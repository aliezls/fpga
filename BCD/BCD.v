==> flow/design.v <==
module bin2bcd #( 
 parameter INPUT_WIDTH = 6, 
 parameter DECIMAL_DIGITS = 2 
 )(
 input i_Clock, 
 input [INPUT_WIDTH - 1 : 0] i_Binary, 
 input i_Start, 
 output [DECIMAL_DIGITS * 4 - 1 : 0] o_BCD, 
 output o_DV 
 );
 parameter s_IDLE = 3'b000, s_SHIFT = 3'b001, s_CHECK_SHIFT_INDEX = 3'b010, s_ADD = 3'b011, 
    s_CHECK_DIGIT_INDEX = 3'b100, s_BCD_DONE = 3'b101;
 reg [2:0] r_SM_Main = s_IDLE; 
 reg [DECIMAL_DIGITS*4 - 1 : 0] r_BCD = 0;
  reg [INPUT_WIDTH-1:0] r_Binary = 0;
  reg [DECIMAL_DIGITS-1:0] r_Digit_Index = 0;
  reg [7:0] r_Loop_Count = 0;
  wire [3:0] w_BCD_Digit; 
 reg r_DV = 1'b0; 
  always @(posedge i_Clock) begin 
      case (r_SM_Main) 
        s_IDLE :
          begin
            r_DV <= 1'b0;
            if (i_Start == 1'b1) 
              begin
                r_Binary  <= i_Binary; 
                r_SM_Main <= s_SHIFT; 
                r_BCD     <= 0;
              end
            else
              r_SM_Main <= s_IDLE; 
          end
        s_SHIFT :
          begin
            r_BCD     <= r_BCD << 1;
            r_BCD[0]  <= r_Binary[INPUT_WIDTH-1]; 
            r_Binary  <= r_Binary << 1; 
            r_SM_Main <= s_CHECK_SHIFT_INDEX; 
          end          
        s_CHECK_SHIFT_INDEX :
          begin
            if (r_Loop_Count == INPUT_WIDTH-1)
              begin
                r_Loop_Count <= 0; 
                r_SM_Main    <= s_BCD_DONE; 
              end
            else
              begin
                r_Loop_Count <= r_Loop_Count + 1; 
                r_SM_Main    <= s_ADD; 
              end
          end
        s_ADD :
          begin
            if (w_BCD_Digit > 4) 
              begin                                     
                r_BCD[(r_Digit_Index*4)+:4] <= w_BCD_Digit + 3; 
              end
            r_SM_Main <= s_CHECK_DIGIT_INDEX;  
          end       
        s_CHECK_DIGIT_INDEX :
          begin
            if (r_Digit_Index == DECIMAL_DIGITS-1) 
              begin
                r_Digit_Index <= 0;
                r_SM_Main     <= s_SHIFT;
              end
            else
              begin
                r_Digit_Index <= r_Digit_Index + 1; 
                r_SM_Main     <= s_ADD;
              end
          end
        s_BCD_DONE :
          begin
            r_DV      <= 1'b1; 
            r_SM_Main <= s_IDLE;
          end
        default :
          r_SM_Main <= s_IDLE; 
      endcase
    end  
  assign w_BCD_Digit = r_BCD[r_Digit_Index*4 +: 4];       
  assign o_BCD = r_BCD;                            
  assign o_DV  = r_DV; 
endmodule  
=== Reports on bin2bcd ===
What the tools print for bin2bcd, step after step.
Lines are those of the file above, counted from 1.
Cell names lack the library's common part.
Not given: -

* Top module: bin2bcd
* Clock input: i_Clock
* Cell library: sky130hd
* Library corner: tt_025C_1v80

=== After elaboration ===
Counts by Yosys on the flattened word-level netlist (proc, flatten, opt, wreduce; memories kept). Register bits leave out memories and registers merged into their read ports (data or address). Print and check cells are left out. Cells with the same type and inputs are merged into one.

* Add/subtract/negate cells: 4
* $lt $le $gt $ge: 1
* Eq/ne operators: 9
* Shifts and indexed selects: 3
* Multiplexer cells: 11
* Bitwise logic cells: 3
* Reduce/logical cells: 6

{| class="wikitable"
|+ Operators by type and width
! cell !! count
|-
| variable shift 4 x 33 -> 8 bit || 1
|-
| variable shift 4 x 33 -> 8 bit with constant A || 1
|-
| negator 4 -> 33 bit || 1
|-
| parallel mux 7 bit (select 3 bit) || 1
|-
| 2-to-1 mux 8 bit || 2
|-
| parallel mux 3 bit (select 5 bit) || 1
|-
| parallel mux 6 bit (select 2 bit) || 1
|-
| adder 8 x 1 -> 8 bit with constant B || 1
|-
| equality test 8 x 3 -> 1 bit with constant B || 1
|-
| variable part select 8 x 5 -> 4 bit || 1
|-
| AND 8 bit || 1
|-
| OR 8 bit || 1
|-
| inverter 8 bit || 1
|-
| equality test 3 x 2 -> 1 bit with constant B || 2
|-
| equality test 3 bit with constant B || 2
|-
| 2-to-1 mux 6 bit || 1
|-
| != test 2 bit with constant B || 2
|-
| nonzero test 2 bit || 2
|-
| adder 4 x 2 -> 4 bit with constant B || 1
|-
| > comparator 4 x 3 -> 1 bit with constant B || 1
|-
| equality test 3 x 1 -> 1 bit with constant B || 1
|-
| logical NOT 3 bit || 1
|-
| AND reduction 3 bit || 1
|-
| nonzero test 3 bit || 1
|-
| parallel mux 1 bit (select 3 bit) || 1
|-
| 2-to-1 mux 3 bit || 1
|-
| adder 2 x 1 -> 2 bit with constant B || 1
|-
| equality test 2 x 1 -> 1 bit with constant B || 1
|}

Not listed: further kinds 4, cells in them 4.

* Register bits after elaboration: 28
* Input port bits: 8
* Output and inout port bits: 9
* Elaborated cells: 43

=== Longest topological paths ===
Yosys ltp: most cells in a row. Word level: on the elaborated netlist, between registers, memories and ports. Mapped: between sequential cells and ports; inverters and the memories' decode and read muxes count.

* Word-level depth: 7
* ABC_AREA: 1
* Mapped depth: 10
* Gate-level depth less buffers: 10

=== Mapped cells and area ===
The flow's flattened synthesis, as Yosys stat reports it; memories are mapped. The netlist is that of the ABC_AREA named above (0 if unset); the other value can give another one.
Totals and module areas in this step are rounded.

{| class="wikitable"
|+ Cells by type
! cell !! count !! area in all (um^2)
|-
| edfxtp_1 || 25 || 750.72
|-
| nand2_1 || 48 || 180.173
|-
| inv_1 || 22 || 82.579
|-
| ha_1 || 6 || 75.072
|-
| nor2_1 || 17 || 63.811
|-
| dfxtp_1 || 3 || 60.058
|-
| xor2_1 || 5 || 43.792
|-
| nand3_1 || 8 || 40.038
|-
| nand2_2 || 5 || 31.28
|-
| nand3_2 || 3 || 30.029
|-
| o21ai_1 || 6 || 30.029
|-
| nor3_1 || 4 || 20.019
|-
| inv_2 || 5 || 18.768
|-
| o22ai_1 || 2 || 12.512
|-
| or2_1 || 2 || 12.512
|-
| clkinv_1 || 3 || 11.261
|-
| nor3_2 || 1 || 10.01
|-
| a22o_1 || 1 || 8.758
|}

Not listed: further types 10, cells in them 10.

* Cells in the netlist: 176
* Mapped area: 1600 um^2
* Sequential area: 810 um^2
* Flip-flop cells: 28
* Buffers: 1

=== Timing after synthesis ===
OpenSTA on the mapped netlist: ideal clock, no wires. The path of least setup slack (recovery checks aside). Input and output delay are each 20% of the period. Register names are those of the netlist, which keeps one name where synthesis merged equal registers.

* Path type: register to register
* From: register r_Digit_Index[0]
* To: register r_BCD[0]
* Period: 1890 ps
* Setup time: 375 ps
* Time at the first pin: 0 ps
* Arrival time: 1491 ps
* Data required time: 1515 ps
* Slack: 23 ps
* Delay of the path: 1866 ps
* Stages: 7
* Path buffers: 0
* Synthesis period reached: 1867 ps

"delay of the path" is the arrival time less input delay plus setup time.
"stages" counts driving pins, that of a launching flip-flop among them; a cell with two outputs on the path counts twice.
"synthesis period reached" = period - worst setup slack (recovery checks aside). The figure is calculated, with input and output delays left at 20% of the set period.
The rows between start and end are the longest chain of elaborated cells between them; the timing report does not say that the signal goes this way. Where chains are equally long, one stands for them.
A line is the first line of the expression or statement that the cell stems from. Yosys adds cells for indexed reads and writes and turns some case tables into memories.
A register here has more assigning lines than the two given.
Lines with a computed index may be missing from the assigning lines.
The path ends at the enable pin of a flip-flop; only ways to that pin are counted.

* Path through: edfxtp_1 nand2_1 nand3_2 ha_1 nor2_1 nor3_1 a21oi_1
* Length of the longest elaborated chain: 4
* Elaborated cells on any way between the ends: 4
* Source lines of those cells: 2
* Classes of those cells: compare (1); eq/ne (1); shift (1); reduce/logical (1)

{| class="wikitable"
|+ Ends and longest elaborated chain, post-synthesis
! what !! RTL line !! source
|-
| start: declaration || 16 || <nowiki>reg [DECIMAL_DIGITS-1:0] r_Digit_Index = 0;</nowiki>
|-
| start: assignment || 66 || <nowiki>r_Digit_Index <= 0;</nowiki>
|-
| start: assignment || 71 || <nowiki>r_Digit_Index <= r_Digit_Index + 1;</nowiki>
|-
| variable part select 8 x 5 -> 4 bit || 84 || <nowiki>assign w_BCD_Digit = r_BCD[r_Digit_Index*4 +: 4];</nowiki>
|-
| > comparator 4 x 3 -> 1 bit || 56 || <nowiki>if (w_BCD_Digit > 4)</nowiki>
|-
| != test 2 bit || - ||
|-
| AND reduction 3 bit || - ||
|-
| end: assignment || 36 || <nowiki>r_BCD     <= r_BCD << 1;</nowiki>
|-
| end: assignment || 37 || <nowiki>r_BCD[0]  <= r_Binary[INPUT_WIDTH-1];</nowiki>
|-
| end: declaration || 14 || <nowiki>reg [DECIMAL_DIGITS*4 - 1 : 0] r_BCD = 0;</nowiki>
|}

=== Timing after layout ===
From the final timing report of entry A: the path of least setup slack in the routed layout; clock arrival at registers is part of the times.
The path's times are printed in steps of 10 ps; the period is the one set.

* Path type: register to register
* From: register r_Digit_Index[0]
* To: register r_BCD[3]
* Period: 1960 ps
* Setup time: 270 ps
* Time at the first pin: 320 ps
* Arrival time: 1860 ps
* Data required time: 2010 ps
* Slack: 150 ps
* Stages: 9
* Path buffers: 1

The rows between start and end are the longest chain of elaborated cells between them; the timing report does not say that the signal goes this way. Where chains are equally long, one stands for them.
Lines with a computed index may be missing from the assigning lines.
The path ends at the enable pin of a flip-flop; only ways to that pin are counted.

* Path through: edfxtp_1 inv_2 nand2_2 nand3_2 ha_1 nor2_1 nor3_1 a21oi_1 buf_4
* Length of the longest elaborated chain: 4
* Elaborated cells on any way between the ends: 4
* Source lines of those cells: 2
* Classes of those cells: compare (1); eq/ne (1); shift (1); reduce/logical (1)

{| class="wikitable"
|+ Ends and longest elaborated chain, after layout
! what !! RTL line !! source
|-
| start: declaration || 16 || <nowiki>reg [DECIMAL_DIGITS-1:0] r_Digit_Index = 0;</nowiki>
|-
| start: assignment || 66 || <nowiki>r_Digit_Index <= 0;</nowiki>
|-
| start: assignment || 71 || <nowiki>r_Digit_Index <= r_Digit_Index + 1;</nowiki>
|-
| variable part select 8 x 5 -> 4 bit || 84 || <nowiki>assign w_BCD_Digit = r_BCD[r_Digit_Index*4 +: 4];</nowiki>
|-
| > comparator 4 x 3 -> 1 bit || 56 || <nowiki>if (w_BCD_Digit > 4)</nowiki>
|-
| != test 2 bit || - ||
|-
| AND reduction 3 bit || - ||
|-
| end: assignment || 29 || <nowiki>r_BCD     <= 0;</nowiki>
|-
| end: assignment || 36 || <nowiki>r_BCD     <= r_BCD << 1;</nowiki>
|-
| end: declaration || 14 || <nowiki>reg [DECIMAL_DIGITS*4 - 1 : 0] r_BCD = 0;</nowiki>
|}

FLOW RESULTS
============

Settings and measured results of 2 stored flow runs for module bin2bcd (sky130hd), not sorted in any way. The constraints put input and output delay at 20% of the set period each and load the outputs with 0.01 pF.
"achieved clock period" is the run's clock period less its worst setup slack. It is reckoned from that one timing run; input and output delays stay at 20% of the period that was set.
"worst setup path time" means the part of the period allowed to the worst setup path (the constraints hold back 20% at inputs and 20% at outputs) less its slack; where the path has registers, the arrival times of their clocks count too.
By "power" is meant OpenSTA's value without simulated activity: inputs other than the clock are taken to toggle once in ten clock periods, and the tool carries that through the logic.
"worst setup path time" is known to 10 ps.
Values from the reports are rounded here.

Entry A
==> flow/run.sh <==
#!/bin/bash
# the make line also repeats the synthesis and layout settings of config.mk as NAME=value (left out here)
make -C /OpenROAD-flow-scripts/flow DESIGN_CONFIG=/design/flow/config.mk WORK_HOME=/design/flow/orfs CLKGATE_MAP_FILE= finish
==> flow/config.mk <==
export PLATFORM = sky130hd
export DESIGN_NAME = bin2bcd
export DESIGN_NICKNAME = bin2bcd
export VERILOG_FILES = /design/flow/design.v
export SDC_FILE = /design/flow/constraint.sdc
export NUM_CORES = 4
export LEC_CHECK = 0
export ABC_AREA = 1
export CAP_MARGIN = 20
export CORE_MARGIN = 2
export CORE_UTILIZATION = 58
export GPL_ROUTABILITY_DRIVEN = 0
export HOLD_SLACK_MARGIN = 0.11
export MIN_ROUTING_LAYER = met1
export SLEW_MARGIN = 20
export TNS_END_PERCENT = 35
==> flow/constraint.sdc <==
create_clock -name core_clock -period 1.96 [get_ports {i_Clock}]
set_input_delay 0.3920 -clock core_clock [delete_from_list [all_inputs] [get_ports {i_Clock}]]
set_output_delay 0.3920 -clock core_clock [all_outputs]
set_load 0.01 [all_outputs]

==> results of entry A <==
chip area after synthesis (Yosys): 1600 um^2
die area: 3100 um^2
standard-cell area of the final layout: 1800 um^2
worst setup slack after layout: 150 ps
total negative slack: 0 ps
power: 0.89 mW
achieved clock period: 1812 ps
worst setup path time: 1810 ps
worst setup path kind: register to register

Entry B
==> flow/run.sh <==
#!/bin/bash
# the make line also repeats the synthesis and layout settings of config.mk as NAME=value (left out here)
make -C /OpenROAD-flow-scripts/flow DESIGN_CONFIG=/design/flow/config.mk WORK_HOME=/design/flow/orfs CLKGATE_MAP_FILE= finish
==> flow/config.mk <==
export PLATFORM = sky130hd
export DESIGN_NAME = bin2bcd
export DESIGN_NICKNAME = bin2bcd
export VERILOG_FILES = /design/flow/design.v
export SDC_FILE = /design/flow/constraint.sdc
export NUM_CORES = 4
export LEC_CHECK = 0
export ABC_AREA = 1
export CAP_MARGIN = 10
export CELL_PAD_IN_SITES_DETAIL_PLACEMENT = 2
export CELL_PAD_IN_SITES_GLOBAL_PLACEMENT = 3
export CORE_MARGIN = 2
export CORE_UTILIZATION = 72
export CTS_CLUSTER_DIAMETER = 174
export GPL_TIMING_DRIVEN = 1
export PLACE_DENSITY = 0.71
export SLEW_MARGIN = 20
export TNS_END_PERCENT = 10
==> flow/constraint.sdc <==
create_clock -name core_clock -period 1.74 [get_ports {i_Clock}]
set_input_delay 0.3480 -clock core_clock [delete_from_list [all_inputs] [get_ports {i_Clock}]]
set_output_delay 0.3480 -clock core_clock [all_outputs]
set_load 0.01 [all_outputs]

==> results of entry B <==
did not finish, placement stopped with GPL-0301
